==> flow/design.v <==
`timescale 1ns / 1ps
module dif_sel_cursor(
    input wire video_on,
    input wire enable,
    input wire clk,
    input wire reset,
    input wire btn_up, btn_down,
    input wire [9:0] pix_x, pix_y,
    output reg [2:0] cursor_rgb,
    output wire cursor_on
    );
    localparam [1:0]
        first = 2'b00,
        second = 2'b01,
        third = 2'b10,
        extra = 2'b11;
    localparam centro_x0 = 323;
    localparam centro_y0 = 302;   
    localparam left_BAR_X_L0 = centro_x0 - 5;
    localparam left_BAR_X_R0 = centro_x0 + 5;
    localparam left_BAR_Y_T0 = centro_y0 - 10; 
    localparam left_BAR_Y_B0 = centro_y0 + 10;
    localparam right_BAR_X_L0 = centro_x0 - 10;
    localparam right_BAR_X_R0 = centro_x0 + 10;
    localparam right_BAR_Y_T0 = centro_y0 - 5; 
    localparam right_BAR_Y_B0 = centro_y0 + 5;
    localparam top_BAR_X_L0 = centro_x0 - 7;
    localparam top_BAR_X_R0 = centro_x0 + 7;
    localparam top_BAR_Y_T0 = centro_y0 - 7; 
    localparam top_BAR_Y_B0 = centro_y0 + 7;
     localparam centro_x1 = 323;
     localparam centro_y1 = 334;   
    localparam left_BAR_X_L1 = centro_x1 - 5;
    localparam left_BAR_X_R1 = centro_x1 + 5;
    localparam left_BAR_Y_T1 = centro_y1 - 10; 
    localparam left_BAR_Y_B1 = centro_y1 + 10;
    localparam right_BAR_X_L1 = centro_x1 - 10;
    localparam right_BAR_X_R1 = centro_x1 + 10;
    localparam right_BAR_Y_T1 = centro_y1 - 5; 
    localparam right_BAR_Y_B1 = centro_y1 + 5;
    localparam top_BAR_X_L1 = centro_x1 - 7;
    localparam top_BAR_X_R1 = centro_x1 + 7;
    localparam top_BAR_Y_T1 = centro_y1 - 7; 
    localparam top_BAR_Y_B1 = centro_y1 + 7;
      localparam centro_x2 = 323;
      localparam centro_y2 = 366;   
     localparam left_BAR_X_L2 = centro_x2 - 5;
     localparam left_BAR_X_R2 = centro_x2 + 5;
     localparam left_BAR_Y_T2 = centro_y2 - 10; 
     localparam left_BAR_Y_B2 = centro_y2 + 10;
     localparam right_BAR_X_L2 = centro_x2 - 10;
     localparam right_BAR_X_R2 = centro_x2 + 10;
     localparam right_BAR_Y_T2 = centro_y2 - 5; 
     localparam right_BAR_Y_B2 = centro_y2 + 5;
     localparam top_BAR_X_L2 = centro_x2 - 7;
     localparam top_BAR_X_R2 = centro_x2 + 7;
     localparam top_BAR_Y_T2 = centro_y2 - 7; 
     localparam top_BAR_Y_B2 = centro_y2 + 7;
    reg right_bar_on, left_bar_on, top_bar_on;
    reg [1:0] presente = 2'b00;
    reg [1:0] futuro;
    always @(posedge clk)
    begin
        if (reset)
        begin
            futuro = 2'b00;
            presente = 2'b00;
       end
        else if (btn_up)
            futuro <= presente + 3;
        else if (btn_down)
            futuro <= presente + 1;
        else if (futuro == 2'b11)
            begin
            if (btn_up)
                futuro = 2'b10;
            else if (btn_down)
                futuro = 2'b00;
            end
        else
            presente <= futuro;
         case(presente)
             first:           
                 begin
                     top_bar_on = (top_BAR_X_L0<=pix_x) && (pix_x<=top_BAR_X_R0) && (top_BAR_Y_T0<=pix_y) && (pix_y<=top_BAR_Y_B0);
                     left_bar_on = (left_BAR_X_L0<=pix_x) && (pix_x<=left_BAR_X_R0) && (left_BAR_Y_T0<=pix_y) && (pix_y<=left_BAR_Y_B0);
                     right_bar_on = (right_BAR_X_L0<=pix_x) && (pix_x<=right_BAR_X_R0) && (right_BAR_Y_T0<=pix_y) && (pix_y<=right_BAR_Y_B0);
                 end
             second:
                 begin
                     top_bar_on = (top_BAR_X_L1<=pix_x) && (pix_x<=top_BAR_X_R1) && (top_BAR_Y_T1<=pix_y) && (pix_y<=top_BAR_Y_B1);
                     left_bar_on = (left_BAR_X_L1<=pix_x) && (pix_x<=left_BAR_X_R1) && (left_BAR_Y_T1<=pix_y) && (pix_y<=left_BAR_Y_B1);
                     right_bar_on = (right_BAR_X_L1<=pix_x) && (pix_x<=right_BAR_X_R1) && (right_BAR_Y_T1<=pix_y) && (pix_y<=right_BAR_Y_B1);
                 end
             third:
                 begin
                     top_bar_on = (top_BAR_X_L2<=pix_x) && (pix_x<=top_BAR_X_R2) && (top_BAR_Y_T2<=pix_y) && (pix_y<=top_BAR_Y_B2);
                     left_bar_on = (left_BAR_X_L2<=pix_x) && (pix_x<=left_BAR_X_R2) && (left_BAR_Y_T2<=pix_y) && (pix_y<=left_BAR_Y_B2);
                     right_bar_on = (right_BAR_X_L2<=pix_x) && (pix_x<=right_BAR_X_R2) && (right_BAR_Y_T2<=pix_y) && (pix_y<=right_BAR_Y_B2);
                 end
             extra:           
                 begin
                    top_bar_on = (top_BAR_X_L2<=pix_x) && (pix_x<=top_BAR_X_R2) && (top_BAR_Y_T2<=pix_y) && (pix_y<=top_BAR_Y_B2);
                    left_bar_on = (left_BAR_X_L2<=pix_x) && (pix_x<=left_BAR_X_R2) && (left_BAR_Y_T2<=pix_y) && (pix_y<=left_BAR_Y_B2);
                    right_bar_on = (right_BAR_X_L2<=pix_x) && (pix_x<=right_BAR_X_R2) && (right_BAR_Y_T2<=pix_y) && (pix_y<=right_BAR_Y_B2);
                 end
         endcase
     end 
    assign cursor_on = (top_bar_on)||(left_bar_on)||(right_bar_on);
    always @*
      if ((~video_on)||(~enable))
         cursor_rgb = 3'b000; 
      else
         if (top_bar_on)
            cursor_rgb = 3'b100;
         else if (right_bar_on)
            cursor_rgb = 3'b100;
         else if (left_bar_on)
            cursor_rgb = 3'b100;
         else
            cursor_rgb = 3'b000; 
endmodule
* Reports on dif_sel_cursor
The steps from the RTL of dif_sel_cursor to its reports follow in flow order. Line numbers count from 1 in the design file above. Operators carry their Yosys type and port widths (W data, S select, Z words). Cell names lack the library's common part. The mark - stands for no value.
Set-up: top dif_sel_cursor, clock port clk, cell library sky130hd, library corner tt_025C_1v80

* Word level
Counts by Yosys on the flattened word-level netlist (proc, flatten, opt, wreduce; memories kept). Register bits leave out memories and registers merged into their read ports (data or address). Print and check cells are left out. Cells with the same type and inputs are merged into one.
Cells by class: $add $sub $neg 2, order comparisons 24, equality and inequality tests 4, multiplexer cells 13, bitwise operators 2, reduce/logical cells 27
Operators with widths (count):
- $le A10 B9 Y1 const B | 12
- $le A9 B10 Y1 const A | 12
- $logic_and A1 B1 Y1 | 21
- $mux W3 | 4
- $mux W2 | 6
- $pmux W1 S3 | 3
- $eq A2 B2 Y1 const B | 3
- $logic_or A1 B1 Y1 | 3
- $not A1 Y1 | 2
- $add A2 B1 Y2 const B | 1
- $eq A2 B1 Y1 const B | 1
- $add A2 B2 Y2 const B | 1
- $logic_not A2 Y1 | 1
- $reduce_bool A2 Y1 | 1
- $reduce_or A2 Y1 | 1
Storage and ports: flip-flop bits (word level) 7, input bits 26, elaborated cells 77

* Longest topological paths
Longest topological path by Yosys (ltp), each cell counted once; first at word level (registers and memories cut), then after technology mapping (sequential cells cut; the memories' decode and read muxes count).
Logic depth: depth after elaboration 8, ABC_AREA 0, depth in mapped cells 6, mapped depth without buffers 5

* After synthesis
The flow's flattened synthesis, as Yosys stat reports it; memories are mapped. The netlist is that of the ABC_AREA named above (0 if unset); the other value can give another one.
Synthesis totals: standard cells after synthesis 117, chip area (Yosys) 0.0008909 mm^2, sequential part of the area 0.0001401 mm^2, flip-flop cells 7
Cells by type (count):
- dfxtp_1 | 7
- nor2_1 | 10
- o21a_1 | 5
- nor3_1 | 7
- a31oi_1 | 5
- a21oi_1 | 6
- nand2_1 | 8
- clkbuf_8 | 2
- nand4bb_4 | 1
- and4bb_2 | 2
- o21ai_0 | 5
- buf_4 | 3
- a211oi_4 | 1
- or4b_1 | 2
- nor4_1 | 3
- a21o_2 | 2
- a41oi_1 | 2
- a211oi_1 | 2
Not listed: further types 34, cells in them 44.

* Path before layout
Path of least setup slack by OpenSTA after synthesis, without wires, with an ideal clock, recovery checks aside; 20% of the period is set as input and as output delay. Where synthesis merged equal registers, the netlist keeps one of their names.
Path after synthesis: kind input to register, start point in btn_down, end point reg left_bar_on, period 1.79 ns, external input delay 0.358 ns, launch time at the first pin 0.358 ns, data arrival time 1.504 ns, data required time 1.671 ns, setup slack 0.168 ns, delay of the path 1.265 ns, stages on the path 5, synthesis period reached 1.622 ns
"delay of the path" = arrival - input delay + setup time. "stages on the path": output pins that drive a net of the path, with the launching flip-flop's if there is one; two outputs of one cell count as two. "synthesis period reached" is the clock period less the worst setup slack; recovery checks do not enter. This is arithmetic on one report: input and output delays are still those of the set period (20% each). The rows between start and end are the longest chain of elaborated cells between them; the timing report does not say that the signal goes this way. Where chains are equally long, one stands for them. A line is the first line of the expression or statement that the cell stems from. Yosys adds cells for indexed reads and writes and turns some case tables into memories. At most two assigning lines are given for a register; there are more.
Between the ends, after synthesis: path through or3_4 -> a211oi_4 -> nor2_1 -> a21o_1 -> o221a_2, length of the longest elaborated chain 6
Ends and longest elaborated chain, after synthesis:
- from (decl) | line 7 | input wire btn_up, btn_down,
- $mux W2 | line 71 | else if (btn_down)
- $mux W2 | line 69 | else if (btn_up)
- $mux W2 | line 64 | if (reset)
- $eq A2 B2 Y1 | line 82 | case(presente)
- $reduce_or A2 Y1
- $pmux W1 S3 | line 82
- to (assign) | line 86 | left_bar_on = (left_BAR_X_L0<=pix_x) && (pix_x<=left_BAR_X_R0) && (left_BAR_Y_T0<=pix_y) && (pix_y<=left_BAR_Y ...
- to (assign) | line 92 | left_bar_on = (left_BAR_X_L1<=pix_x) && (pix_x<=left_BAR_X_R1) && (left_BAR_Y_T1<=pix_y) && (pix_y<=left_BAR_Y ...
- to (decl) | line 59 | reg right_bar_on, left_bar_on, top_bar_on;

* Worst path after layout
Path of least setup slack in the final report of run 1 (OpenROAD, finished layout, wires in). Where an end is a register, its clock arrival counts in the times.
Path post-layout: kind register to register, start point reg futuro[1], end point reg left_bar_on, period 1.1 ns, launch time at the first pin 0.23 ns, data arrival time 1.77 ns, data required time 1.21 ns, setup slack -0.56 ns, stages on the path 6
The rows between start and end are the longest chain of elaborated cells between them; the timing report does not say that the signal goes this way. Where chains are equally long, one stands for them. At most two assigning lines are given for a register; there are more.
Between the ends, post-layout: path through dfxtp_2 -> or3_4 -> a211oi_4 -> nor2_2 -> a21o_1 -> o221a_2, length of the longest elaborated chain 8
Ends and longest elaborated chain, post-layout:
- from (decl) | line 61 | reg [1:0] futuro;
- from (assign) | line 70 | futuro <= presente + 3;
- from (assign) | line 72 | futuro <= presente + 1;
- $eq A2 B2 Y1 | line 73 | else if (futuro == 2'b11)
- $mux W2 | line 73
- $mux W2 | line 71 | else if (btn_down)
- $mux W2 | line 69 | else if (btn_up)
- $mux W2 | line 64 | if (reset)
- $eq A2 B2 Y1 | line 82 | case(presente)
- $reduce_or A2 Y1
- $pmux W1 S3 | line 82
- to (assign) | line 86 | left_bar_on = (left_BAR_X_L0<=pix_x) && (pix_x<=left_BAR_X_R0) && (left_BAR_Y_T0<=pix_y) && (pix_y<=left_BAR_Y ...
- to (assign) | line 92 | left_bar_on = (left_BAR_X_L1<=pix_x) && (pix_x<=left_BAR_X_R1) && (left_BAR_Y_T1<=pix_y) && (pix_y<=left_BAR_Y ...
- to (decl) | line 59 | reg right_bar_on, left_bar_on, top_bar_on;

Ticket comment

Flow measurements of dif_sel_cursor on sky130hd: 2 stored runs with different settings, listed in no order. Input and output delays are each 20% of the period that was set; the output load is 0.01 pF.
"achieved clock period": clock period set for the run, less the worst setup slack. It is reckoned from that one timing run; input and output delays stay at 20% of the period that was set.
By "worst setup path time" is meant the share of the clock period that the worst setup path is allowed (20% is reserved at inputs, 20% at outputs), minus its slack. Clock arrival times at its registers enter into it.
"power" is the tool's figure for a default switching activity; nothing was simulated.
[run 1] settings: period_ns=1.1, CORE_UTILIZATION=17, SETUP_SLACK_MARGIN=0.08, PLACE_DENSITY_LB_ADDON=0.2, CELL_PAD_IN_SITES_GLOBAL_PLACEMENT=0, TNS_END_PERCENT=65, CTS_CLUSTER_SIZE=71, SLEW_MARGIN=40, MIN_ROUTING_LAYER=met1, MAX_ROUTING_LAYER=met4, CAP_MARGIN=20, CORE_MARGIN=2
[run 1] result: chip area after synthesis (Yosys) 0.0008909 mm^2, die area 0.0058354 mm^2, standard-cell area of the final layout 0.0016854 mm^2, utilization 33.2%, worst setup slack after layout -0.560 ns, total negative slack -2.164 ns, worst hold slack 0.463 ns, power 1135 µW, achieved clock period 1.660 ns, worst setup path time 1.66 ns, worst setup path kind register to register
[run 2] settings: period_ns=2.12, CORE_UTILIZATION=71, SETUP_SLACK_MARGIN=0.08, CORE_ASPECT_RATIO=1.15, CORE_MARGIN=3, CELL_PAD_IN_SITES_GLOBAL_PLACEMENT=3, CELL_PAD_IN_SITES_DETAIL_PLACEMENT=1, TNS_END_PERCENT=80, ABC_AREA=1, GPL_TIMING_DRIVEN=1, CTS_CLUSTER_DIAMETER=62, SLEW_MARGIN=15, MAX_ROUTING_LAYER=met4, CAP_MARGIN=20
[run 2] result: did not finish, placement stopped with GPL-0301
