==> flow/design.v <==
`timescale 1ns / 1ps
module dis_loser(
	input wire clk, reset,on,
	output reg an0,an1,an2,an3,an4,an5,an6,an7,
	output reg [6:0] out_disp
    );
	reg an00, an11, an22, an33;
	reg [6:0] reg_disp;
	reg [26:0] count1;
	reg [2:0] count2;
	reg [2:0] count;
	always @ (posedge clk or posedge reset)
		if (reset)
			begin
				count1<=0;
			end
		else
			begin
				if (count1==27'b000000001011110000100000000)
					count1<=27'b000000000000000000000000000;
				else 
					count1<=count1 + 27'b000000000000000000000000001;
			end
	always @ (posedge clk or posedge reset)
		if (reset) 
			begin
				count2 <= 3'b000;
			end 
		else 
			begin
				if (count1==27'b000000001011110000100000000)
					count2 <= count2 + 3'b001;
			end
   always @(posedge clk or posedge reset)
		if (reset)
			begin
				an0 <= 1'b1;
				an1 <= 1'b1;
				an2 <= 1'b1;
				an3 <= 1'b1;
				an4 <= 1'b1;
                an5 <= 1'b1;
                an6 <= 1'b1;
                an7 <= 1'b1;
			end
      else 
			if(count2 == 3'b000 && on==1'b1)
				begin
					an0 <= 1'b0;
					an1 <= 1'b1;
					an2 <= 1'b1;
					an3 <= 1'b1;
					an4 <= 1'b1;
                    an5 <= 1'b1;
                    an6 <= 1'b1;
                    an7 <= 1'b1;
					reg_disp[6:0] = 7'b0001000;
				end
			else 
				if (count2 == 3'b001 && on==1'b1)
					begin
						an0 <= 1'b1;
						an1 <= 1'b0;
						an2 <= 1'b1;
						an3 <= 1'b1;
						an4 <= 1'b1;
                        an5 <= 1'b1;
                        an6 <= 1'b1;
                        an7 <= 1'b1;
						reg_disp[6:0] = 7'b0000110;
					end
                else 
                    if (count2 == 3'b010 && on==1'b1)
                        begin
                            an0 <= 1'b1;
                            an1 <= 1'b1;
                            an2 <= 1'b0;
                            an3 <= 1'b1;
                            an4 <= 1'b1;
                            an5 <= 1'b1;
                            an6 <= 1'b1;
                            an7 <= 1'b1;
                            reg_disp[6:0] = 7'b1000001;
                        end
                    else
                        if (count2 == 3'b011 && on==1'b1)
                            begin
                                an0 <= 1'b1;
                                an1 <= 1'b1;
                                an2 <= 1'b1;
                                an3 <= 1'b0;
                                an4 <= 1'b1;
                                an5 <= 1'b1;
                                an6 <= 1'b1;
                                an7 <= 1'b1;
                                reg_disp[6:0] = 7'b1000000;
                            end
                        else
                            if (count2 == 3'b100 && on==1'b1)
                                begin
                                    an0 <= 1'b1;
                                    an1 <= 1'b1;
                                    an2 <= 1'b1;
                                    an3 <= 1'b1;
                                    an4 <= 1'b0;
                                    an5 <= 1'b1;
                                    an6 <= 1'b1;
                                    an7 <= 1'b1;
                                    reg_disp[6:0] = 7'b0000110;
                                end
                            else
                                if (count2 == 3'b101 && on==1'b1)
                                    begin
                                        an0 <= 1'b1;
                                        an1 <= 1'b1;
                                        an2 <= 1'b1;
                                        an3 <= 1'b1;
                                        an4 <= 1'b1;
                                        an5 <= 1'b0;
                                        an6 <= 1'b1;
                                        an7 <= 1'b1;
                                        reg_disp[6:0] = 7'b1001000;
                                    end
                                 else
                                      if (count2 == 3'b110 && on==1'b1)
                                           begin
                                               an0 <= 1'b1;
                                               an1 <= 1'b1;
                                               an2 <= 1'b1;
                                               an3 <= 1'b1;
                                               an4 <= 1'b1;
                                               an5 <= 1'b1;
                                               an6 <= 1'b0;
                                               an7 <= 1'b1;
                                               reg_disp[6:0] = 7'b0001000;
                                           end
                                    else
                                        if (count2 == 3'b111 && on==1'b1)
                                            begin
                                              an0 <= 1'b1;
                                              an1 <= 1'b1;
                                              an2 <= 1'b1;
                                              an3 <= 1'b1;
                                              an4 <= 1'b1;
                                              an5 <= 1'b1;
                                              an6 <= 1'b1;
                                              an7 <= 1'b0;
                                              reg_disp[6:0] = 7'b0000010;
                                            end
                                        else
                                            begin
                                                an0 <= 1'b1;
                                                an1 <= 1'b1;
                                                an2 <= 1'b1;
                                                an3 <= 1'b1;
                                                an4 <= 1'b1;
                                                an5 <= 1'b1;
                                                an6 <= 1'b1;
                                                an7 <= 1'b1;
                                            end
	always @*
		begin
			case (reg_disp)                  
				7'b0001000: out_disp[6:0] = 7'b0001000;  
				7'b0000110: out_disp[6:0] = 7'b0000110;  
				7'b1000001: out_disp[6:0] = 7'b1000001;  
				7'b1000000: out_disp[6:0] = 7'b1000000;  
				7'b0000110: out_disp[6:0] = 7'b0000110;  
				7'b1001000: out_disp[6:0] = 7'b1001000;  
				7'b0001000: out_disp[6:0] = 7'b0001000;  
				7'b0000010: out_disp[6:0] = 7'b0000010;  
				default: out_disp[6:0] = 7'b1111111;
			endcase
		end
endmodule
* Step by step through the tools: dis_loser
What the tools print for dis_loser, step after step. Lines are those of the file above, counted from 1. Library cell names are shortened. The mark n/a stands for no value.
Inputs: design top dis_loser, clock input clk, cell library sky130hd, timing corner tt_025C_1v80

* Word-level counts
Source: Yosys, flattened and elaborated, memories not mapped. Widths are those after wreduce. Registers that Yosys merges into a memory's read port (data or address) are not register bits. Print and check cells do not count. Equal cells are merged and count once.
Cells by class: div/mod/pow operators 0, reductions and logical operators 12, bitwise gates (word level) 1, shifts and indexed selects 0, add/sub/neg operators 2, multipliers 0, equality and inequality tests 14, muxes and demuxes 45, magnitude comparators 0
Operator list (number):
- case mux 7 bit (select 6 bit) | 1
- two-way mux 7 bit | 6
- two-way mux 1 bit | 36
- adder 27 x 1 -> 27 bit with constant B | 1
- == test 27 x 19 -> 1 bit with constant B | 1
- two-way mux 27 bit | 1
- == test 5 bit with constant B | 3
- == test 3 bit with constant B | 4
- logical AND 1 bit | 8
- nonzero test 8 bit | 1
- == test 3 x 2 -> 1 bit with constant B | 2
- == test 5 x 2 -> 1 bit with constant B | 1
- == test 5 x 3 -> 1 bit with constant B | 1
- == test 5 x 4 -> 1 bit with constant B | 1
- two-way mux 4 bit | 1
- adder 3 x 1 -> 3 bit with constant B | 1
- == test 3 x 1 -> 1 bit with constant B | 1
- zero test 3 bit | 1
- AND reduction 2 bit | 1
- OR reduction 2 bit | 1
- inverter 1 bit | 1
Bit counts: word width x clocked read ports 0, input bits 3, bits in latches 0, memories 0, cells after elaboration 86, memory bits (writable) 0, register bits after elaboration 43, ROM bits 0, output and inout port bits 15

* Longest topological paths
Yosys ltp: most cells in a row. Word level: on the elaborated netlist, between registers, memories and ports. Mapped: between sequential cells and ports; inverters and the memories' decode and read muxes count.
Logic depth: depth in word-level cells 10, ABC_AREA 0, mapped depth 7, depth with buffers taken out 6

* Netlist
Yosys stat after the flow's synthesis: flattened, memories mapped to cells. It holds for the ABC_AREA given above (unset counts as 0); a run with the other value may have another netlist. Totals and module areas in this step are rounded.
Cell types:
- dfrtp_1 | number 30, area in all 750.72 um2
- dfstp_2 | number 8, area in all 210.202 um2
- xnor2_1 | number 21, area in all 183.926 um2
- dfxtp_1 | number 6, area in all 120.115 um2
- ha_1 | number 8, area in all 100.096 um2
- nand2_1 | number 20, area in all 75.072 um2
- nor2_1 | number 16, area in all 60.058 um2
- nand3_1 | number 10, area in all 50.048 um2
- nor4_1 | number 8, area in all 50.048 um2
- nand4_4 | number 2, area in all 42.541 um2
- nor4_4 | number 2, area in all 42.541 um2
- nand4_1 | number 6, area in all 37.536 um2
- xor2_1 | number 4, area in all 35.034 um2
- inv_1 | number 8, area in all 30.029 um2
- nor2b_1 | number 4, area in all 25.024 um2
- o21ai_0 | number 5, area in all 25.024 um2
- or4_1 | number 3, area in all 22.522 um2
- nand4b_1 | number 2, area in all 17.517 um2
Other cell types: 20; their cells: 25.
Mapped netlist: sequential part of the area 0.0011 mm2, cells in the netlist 188, synthesis area 0.0021 mm2, mapped flip-flops 44, buffers 2

* Timing after synthesis
Source: OpenSTA report_checks on the synthesized netlist (no wires, ideal clock, input and output delay 20% of the period each), path of least setup slack; recovery checks are left aside. Register names are those of the netlist, which keeps one name where synthesis merged equal registers.
Path after synthesis: path kind register to register, from register count2[0], to register reg_disp, required time 1.576 ns, time at the first pin 0.000 ns, setup slack -0.129 ns, arrival time 1.704 ns, path delay 1.778 ns, library setup time 0.074 ns, period 1.65 ns, path buffers 0, driving pins on the path 7, synthesis period reached 1.779 ns
"path delay" = arrival - input delay + setup time. "driving pins on the path" counts driving pins, that of a launching flip-flop among them; a cell with two outputs on the path counts twice. "synthesis period reached" = period - worst setup slack (recovery checks aside). The figure is calculated, with input and output delays left at 20% of the set period. Where an end lacks its bit number, it is one bit of the signal, or one of the new flip-flops if synthesis recoded a state register. Between the ends stands the longest chain of elaborated cells between them, by number of cells; it is not shown to be the way that was timed. Of several equally long chains one is given. A line is the first line of the expression or statement that the cell stems from. Yosys adds cells for indexed reads and writes and turns some case tables into memories. A register here has more assigning lines than the two given.
On the way, after synthesis: path through dfrtp_1 ha_1 ha_1 or4_1 o21ai_1 nand2_1 o21ai_0, cells in the longest elaborated chain 9, elaborated cells between the ends (all ways) 26, source lines of those cells 8, those cells by class 7 x eq/ne; 7 x mux; 12 x reduce/logical
Ends and longest elaborated chain, after synthesis:
- from (decl) | RTL line 10 | reg [2:0] count2;
- from (assign) | RTL line 27 | count2 <= 3'b000;
- from (assign) | RTL line 32 | count2 <= count2 + 3'b001;
- == test 3 bit | RTL line 138 | if (count2 == 3'b111 && on==1'b1)
- logical AND 1 bit | RTL line 138
- two-way mux 7 bit | RTL line 138
- two-way mux 7 bit | RTL line 125 | if (count2 == 3'b110 && on==1'b1)
- two-way mux 7 bit | RTL line 112 | if (count2 == 3'b101 && on==1'b1)
- two-way mux 7 bit | RTL line 99 | if (count2 == 3'b100 && on==1'b1)
- two-way mux 7 bit | RTL line 86 | if (count2 == 3'b011 && on==1'b1)
- two-way mux 7 bit | RTL line 73 | if (count2 == 3'b010 && on==1'b1)
- two-way mux 4 bit | RTL line 60 | if (count2 == 3'b001 && on==1'b1)
- to (assign) | RTL line 57 | reg_disp[6:0] = 7'b0001000;
- to (assign) | RTL line 70 | reg_disp[6:0] = 7'b0000110;
- to (decl) | RTL line 8 | reg [6:0] reg_disp;

* Path in the finished layout
From the final timing report of run 1: the path of least setup slack in the routed layout; clock arrival at registers is part of the times.
Path after layout: path kind register to output, from register reg_disp, to output port out_disp[3], setup slack -0.09 ns, path buffers 1, time at the first pin 0.29 ns, period 2.08 ns, arrival time 1.76 ns, required time 1.66 ns, driving pins on the path 6, external output delay 0.42 ns
Where an end lacks its bit number, it is one bit of the signal, or one of the new flip-flops if synthesis recoded a state register. Between the ends stands the longest chain of elaborated cells between them, by number of cells; it is not shown to be the way that was timed. Of several equally long chains one is given. A register here has more assigning lines than the two given.
On the way, after layout: path through dfxtp_1 or4_4 or3_4 inv_4 or3_4 buf_6, cells in the longest elaborated chain 2, elaborated cells between the ends (all ways) 7, source lines of those cells 1, those cells by class 6 x eq/ne; 1 x mux
Ends and longest elaborated chain, after layout:
- from (decl) | RTL line 8 | reg [6:0] reg_disp;
- from (assign) | RTL line 57 | reg_disp[6:0] = 7'b0001000;
- from (assign) | RTL line 70 | reg_disp[6:0] = 7'b0000110;
- == test 5 x 2 -> 1 bit | RTL line 163 | case (reg_disp)
- case mux 7 bit (select 6 bit) | RTL line 163
- to (decl) | RTL line 5 | output reg [6:0] out_disp

Lab notebook: dis_loser

Top module dis_loser; platform sky130hd; tools Yosys and OpenROAD; 2 stored runs in no particular order. Input and output delays are each 20% of the period that was set; the output load is 0.01 pF.
"clock period reached" = clock period - worst setup slack. The figure is calculated, with input and output delays left at 20% of the set period.
"time on the worst setup path" means the part of the period allowed to the worst setup path (the constraints hold back 20% at inputs and 20% at outputs) less its slack; where the path has registers, the arrival times of their clocks count too.
Measured values are rounded.

* Run 1 | settings: period_ns 2.08; SETUP_SLACK_MARGIN 0.38; CAP_MARGIN 20; CORE_MARGIN 2; CORE_UTILIZATION 40; SLEW_MARGIN 20 | results: clock period reached 2.175 ns; sum of negative setup slack -0.29 ns; worst-case hold slack 0.48 ns; setup slack of the critical path -0.095 ns; area of the synthesized netlist 0.0021 mm2; time on the worst setup path 1.76 ns; worst path kind register to output; std-cell area (final layout) 0.0026 mm2; area of the die 0.0058 mm2
* Run 2 | settings: period_ns 3.09; CORE_UTILIZATION 32; SETUP_SLACK_MARGIN -0.09; PLACE_DENSITY_LB_ADDON 0.17; CORE_ASPECT_RATIO 0.77; CELL_PAD_IN_SITES_DETAIL_PLACEMENT 2; TNS_END_PERCENT 25; CTS_CLUSTER_SIZE 50; MIN_ROUTING_LAYER met1; MAX_ROUTING_LAYER met4; CAP_MARGIN 20; CORE_MARGIN 2; SLEW_MARGIN 20 | results: sum of negative setup slack 0.000 ns; time on the worst setup path 2.32 ns; worst path kind register to output; worst-case hold slack 0.49 ns; setup slack of the critical path 0.15 ns; area of the die 0.0071 mm2; area of the synthesized netlist 0.0021 mm2; clock period reached 2.938 ns; std-cell area (final layout) 0.0024 mm2
